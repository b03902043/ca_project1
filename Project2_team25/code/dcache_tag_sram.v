==> flow/design.v <==
module dcache_tag_sram
(
	clk_i,
	addr_i,
	data_i,
	enable_i,
	write_i,
	data_o
);
input				  clk_i;
input	[4:0]		addr_i;
input	[23:0]	data_i;
input				  enable_i;
input				  write_i;
output	[23:0] 		data_o;
reg		[23:0]		memory 			[0:31];	
always@(negedge clk_i) begin
    if(enable_i && write_i) begin
		memory[addr_i]   <= data_i;
	end
end
assign 	data_o = (enable_i) ? memory[addr_i] : 24'b0;
endmodule
### Reports on dcache_tag_sram

Tool output for the design above, in the order of the flow.
Lines are those of the file above, counted from 1.
Operators: Yosys type, input widths -> output width; for muxes data width and select width s.
Cell names lack the library's common part.
Not given: -

| design | value |
|---|---|
| design top | dcache_tag_sram |
| clock port | clk_i |
| standard-cell library | sky130hd |
| corner | tt_025C_1v80 |

### Elaborated design

Counts by Yosys on the flattened word-level netlist (proc, flatten, opt, wreduce; memories kept). Register bits leave out memories and registers merged into their read ports (data or address); mux counts leave out enables and synchronous resets folded into registers. Print and check cells are left out. Cells with the same type and inputs are merged into one.
Yosys's memory passes give these memory sizes; they may raise the number of words (mostly to a power of two), join words into wider ones and drop unused or constant bits.

| storage and ports | value |
|---|---|
| memory cells | 1 |
| output and inout port bits | 24 |
| bits in registers | 0 |
| RAM bits | 768 |

| cells by class | value |
|---|---|
| reductions and logical operators | 1 |
| muxes and demuxes | 4 |

Memories:

| memory | depth | width | read ports | write ports | line | text |
|---|---|---|---|---|---|---|
| memory | 32 | 24 | 1 | 1 | 16 | `reg [23:0] memory [0:31];` |

Operators with widths:

| cell | number |
|---|---|
| $mux 24 | 2 |
| $mux 5 | 1 |
| $logic_and 1x1->1 | 1 |
| $mux 1 | 1 |

### Logic depth

Longest topological path by Yosys (ltp), each cell counted once; first at word level (registers and memories cut), then after technology mapping (sequential cells cut; the memories' decode and read muxes count).

| logic depth | value |
|---|---|
| word-level depth | 2 |
| ABC_AREA | 0 |
| gate-level depth with buffers | 7 |
| mapped depth without buffers | 4 |

### Mapped cells and area

Source: synth_stat.txt of the flow (Yosys; design flattened, memories mapped). It holds for the ABC_AREA given above (unset counts as 0); a run with the other value may have another netlist.
Totals and module areas in this step are rounded.

Cell types:

| cell | number |
|---|---|
| edfxtp_1 | 768 |
| mux2i_1 | 384 |
| o22ai_1 | 172 |
| buf_2 | 61 |
| nor4_1 | 48 |
| o22ai_2 | 20 |
| a21boi_1 | 22 |
| nor2_1 | 30 |
| clkbuf_1 | 29 |
| nand4bb_1 | 6 |
| buf_6 | 5 |
| nand4b_1 | 5 |
| or4b_1 | 4 |
| nor3_1 | 4 |
| or3b_2 | 2 |
| a21boi_0 | 2 |
| nand2_1 | 4 |
| nand3b_1 | 2 |

Not listed: further types 8, cells in them 10.

| synthesis totals | value |
|---|---|
| buffers | 98 |
| flip-flop cells | 768 |
| cell count | 1578 |
| mapped area | 29600 sq um |
| sequential area | 23100 sq um |

Subject: flow runs of dcache_tag_sram

Hi,

Settings and measured results of 2 stored flow runs for module dcache_tag_sram (sky130hd), not sorted in any way. The constraints put input and output delay at 20% of the set period each and load the outputs with 0.01 pF.
"total power of the final layout" rests on the timing tool's default activity at the inputs, not on a simulated workload.
Values from the reports are rounded here.
Settings: - = not set for that run.

| name | entry A | entry B |
|---|---|---|
| period_ns | 15.9 | 11.2 |
| CORE_UTILIZATION | 60 | 40 |
| PLACE_DENSITY_LB_ADDON | 0.08 | - |
| CORE_ASPECT_RATIO | 1.28 | - |
| CELL_PAD_IN_SITES_GLOBAL_PLACEMENT | 3 | - |
| TNS_END_PERCENT | 5 | - |
| GPL_ROUTABILITY_DRIVEN | 1 | - |
| CTS_CLUSTER_DIAMETER | 361 | - |
| CAP_MARGIN | 20 | 20 |
| CORE_MARGIN | 2 | 2 |
| SLEW_MARGIN | 20 | 20 |
| area of the synthesized netlist (sq um) | 29600 | 29600 |
| area inside the die boundary (sq um) | 51100 | 76100 |
| standard-cell area after routing (sq um) | 36400 | 37200 |
| post-layout utilization | 0.743 | 0.508 |
| setup slack of the worst path (ps) | 1560 | 339 |
| total negative slack on setup checks (ps) | 0 | 0 |
| worst hold slack (ps) | 7880 | 5960 |
| total power of the final layout (mW) | 4.99 | 7.38 |

Regards
